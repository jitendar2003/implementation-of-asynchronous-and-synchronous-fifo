==> flow/design.v <==
`timescale 1ns / 1ps
module synchronous_fifo(clk,reset_i,full_o,data_i,wr_en_i,empty_o,data_o,rd_en_i);
input clk,reset_i,wr_en_i,rd_en_i;
output full_o,empty_o;
input [2:0] data_i;
output reg [2:0] data_o;
parameter depth = 8;
reg [2:0] mem [0 : depth-1];
reg [2:0] wrt_ptr,rd_ptr;
reg [3:0] count ;
assign empty_o = (count == 0)? 1 : 0;
assign full_o = (count == depth)? 1 : 0;
always @(posedge clk,negedge reset_i)
begin
    if(!reset_i)
    begin
    wrt_ptr <= 0;
    end
    else
    begin
        if(wr_en_i)
        begin
            mem[wrt_ptr] <= data_i; 
            wrt_ptr <= wrt_ptr + 1;
        end
    end
end
always @(posedge clk,negedge reset_i)
begin
    if(!reset_i)
    begin
    rd_ptr <= 0;
    end
    else
    begin
        if(rd_en_i)
        begin
            data_o <= mem[rd_ptr]; 
            rd_ptr <= rd_ptr + 1;
        end
    end
end
always @(posedge clk, negedge reset_i)
begin
    if(!reset_i)
    begin
        count <= 0;
    end
    else
    begin
        if(rd_en_i)
        begin
            if(wr_en_i)
            begin
            count <= count + 0;
            end
            else
            begin
            count = count - 1;
            end
        end
        else
        begin
             if(wr_en_i)
             begin
                count <= count + 1;
             end
             else
             begin
                count <= count + 0;
             end
        end
    end
end
endmodule
# == Step by step through the tools: synchronous_fifo ==
# Tool output for the design above, in the order of the flow.
# Lines are those of the file above, counted from 1.
# Library cell names are shortened.
# A cell with - has no value.
# inputs
design,synchronous_fifo
clock,clk
library,sky130hd
corner,tt_025C_1v80

# == Elaborated design ==
# Counts by Yosys on the flattened word-level netlist (proc, flatten, opt, wreduce). Print and check cells are left out. Cells with the same type and inputs are merged into one.
# word_totals
elab_cells,52
register_bits,37
in_bits,7
# classes
n_reduce_logical,14
equal,16
mux,6
addsub,4
# ops
cell,n
== test 3 bit (second input constant),8
AND reduction 3 bit,8
case mux 3 bit (select 8 bit),1
== test 3 x 2 -> 1 bit (second input constant),4
2-to-1 mux 4 bit,3
adder 3 x 1 -> 3 bit (second input constant),2
== test 3 x 1 -> 1 bit (second input constant),2
zero test 3 bit,2
AND reduction 2 bit,2
adder 4 x 1 -> 4 bit (second input constant),1
subtractor 4 x 1 -> 4 bit (second input constant),1
== test 4 bit (second input constant),1
zero test 4 bit,1
!= test 2 bit (second input constant),1
nonzero test 2 bit,1
2-to-1 mux 1 bit,2

# == Depth ==
# Depth = most cells in a row (Yosys ltp): at word level without a register or memory, in the mapped netlist without a sequential cell, where the memories' decode and read muxes count.
# depth
word_depth,3
ABC_AREA,0
mapped_depth,6
ltp_nobuf,5

# == After synthesis ==
# Source: synth_stat.txt of the flow (Yosys; design flattened, memories mapped). It holds for the ABC_AREA given above (unset counts as 0); a run with the other value may have another netlist.
# types
cell,n,area_total_um2
edfxtp_1,27,810.778
dfrtp_1,10,250.24
ha_1,14,175.168
and3_1,8,50.048
a221oi_1,4,35.034
xor2_1,4,35.034
inv_1,9,33.782
a21oi_1,6,30.029
a21o_1,3,22.522
mux2_2,2,22.522
a222oi_1,2,20.019
fa_1,1,20.019
mux2i_1,2,20.019
a31oi_1,3,18.768
nor4b_1,2,17.517
a22oi_1,2,15.014
nor3_1,3,15.014
nor3b_1,2,15.014
# Other cell types: 17; their cells: 23.
# mapped
buffers,3
mapped_cells,127
ffs,37
synth_area_um2,1752.9
seq_area_um2,1061.0

# == Path before layout ==
# Source: OpenSTA report_checks on the synthesized netlist (no wires, ideal clock, input and output delay 20% of the period each), path of least setup slack; recovery checks are left aside. Register names are those of the netlist, which keeps one name where synthesis merged equal registers.
# synth_path
kind,reg2reg
startpoint,register rd_ptr[0]
endpoint,register data_o[1]
delay_ns,1.856
t_arrival_ns,1.704
tclk_ns,1.88
path_buffers,0
slack_ns,0.025
stages,6
setup_ns,0.152
t_required_ns,1.728
t_first_pin_ns,0.000
synth_period_reached_ns,1.855
# "delay_ns" is the arrival time less input delay plus setup time.
# "stages": output pins that drive a net of the path, with the launching flip-flop's if there is one; two outputs of one cell count as two.
# "synth_period_reached_ns" = period - worst setup slack (recovery checks aside). The figure is calculated, with input and output delays left at 20% of the set period.
# The rows between start and end are the longest chain of elaborated cells between them; the timing report does not say that the signal goes this way. Where chains are equally long, one stands for them.
# A line is the first line of the expression or statement that the cell stems from. Yosys adds cells for indexed reads and writes and turns some case tables into memories.
# synth_between
cell_sequence,dfrtp_1 > ha_1 > ha_1 > or4_4 > or2_4 > a31oi_1
elab_chain_len,2
# synth_lines
element,line_no,rtl
from (decl),9,"reg [2:0] wrt_ptr,rd_ptr;"
from (assign),32,rd_ptr <= 0;
from (assign),39,rd_ptr <= rd_ptr + 1;
== test 3 bit,38,data_o <= mem[rd_ptr];
case mux 3 bit (select 8 bit),38,
to (assign),38,
to (decl),6,output reg [2:0] data_o;

# == Worst path after layout ==
# From the final timing report of flow run A: the path of least setup slack in the routed layout; clock arrival at registers is part of the times.
# layout_path
kind,reg2reg
startpoint,register rd_ptr[0]
endpoint,register data_o[2]
path_buffers,0
slack_ns,-0.12
t_arrival_ns,1.91
stages,6
t_first_pin_ns,0.28
tclk_ns,1.76
t_required_ns,1.79
setup_ns,0.25
# The rows between start and end are the longest chain of elaborated cells between them; the timing report does not say that the signal goes this way. Where chains are equally long, one stands for them.
# layout_between
cell_sequence,dfrtp_2 > ha_4 > ha_4 > or4_4 > nor3_1 > a31oi_4
elab_chain_len,2
# layout_lines
element,line_no,rtl
from (decl),9,"reg [2:0] wrt_ptr,rd_ptr;"
from (assign),32,rd_ptr <= 0;
from (assign),39,rd_ptr <= rd_ptr + 1;
== test 3 bit,38,data_o <= mem[rd_ptr];
case mux 3 bit (select 8 bit),38,
to (assign),38,
to (decl),6,output reg [2:0] data_o;

# Stored flow runs of synchronous_fifo (2 of them; Yosys, OpenROAD, sky130hd). They differ in their settings and are not a sequence. Constraints: input delay and output delay 20% of the set period each, output load 0.01 pF.
# By "achieved_clock_period_ns" is meant the clock period of the run minus its worst setup slack. This is arithmetic on one report: input and output delays are still those of the set period (20% each).
# "timing.worst_path_ns": the worst setup path's part of the clock period (all of it between registers, 20% less for each end at a port) less its slack. A launch clock that arrives late makes it longer, a capture clock that arrives late makes it shorter.
# By "final_power_uw" is meant OpenSTA's value without simulated activity: inputs other than the clock are taken to toggle once in ten clock periods, and the tool carries that through the logic.
# Settings: n/a = not set for that run.
# Results: n/a = not shown.
item,flow run A,flow run B
period_ns,1.76,1.25
CAP_MARGIN,20,20
CORE_MARGIN,2,2
CORE_UTILIZATION,40,47
SLEW_MARGIN,20,35
SETUP_SLACK_MARGIN,n/a,0.24
PLACE_DENSITY_LB_ADDON,n/a,0.25
CELL_PAD_IN_SITES_GLOBAL_PLACEMENT,n/a,3
ABC_AREA,n/a,1
GPL_TIMING_DRIVEN,n/a,0
CTS_CLUSTER_SIZE,n/a,70
CTS_CLUSTER_DIAMETER,n/a,186
MIN_ROUTING_LAYER,n/a,met1
tns_ns,-0.293,n/a
achieved_clock_period_ns,1.878,n/a
setup_ws_ns,-0.118,n/a
timing.worst_path_ns,1.88,n/a
worstPathKind,reg2reg,n/a
layout_stdcell_area_um2,2243.4,n/a
synth_area_um2,1752.9,n/a
design_die_area_um2,4928.0,n/a
post_route_util_frac,0.522,n/a
final_power_uw,3582,n/a
# Flow run B: incomplete, placement halted on FLW-0024
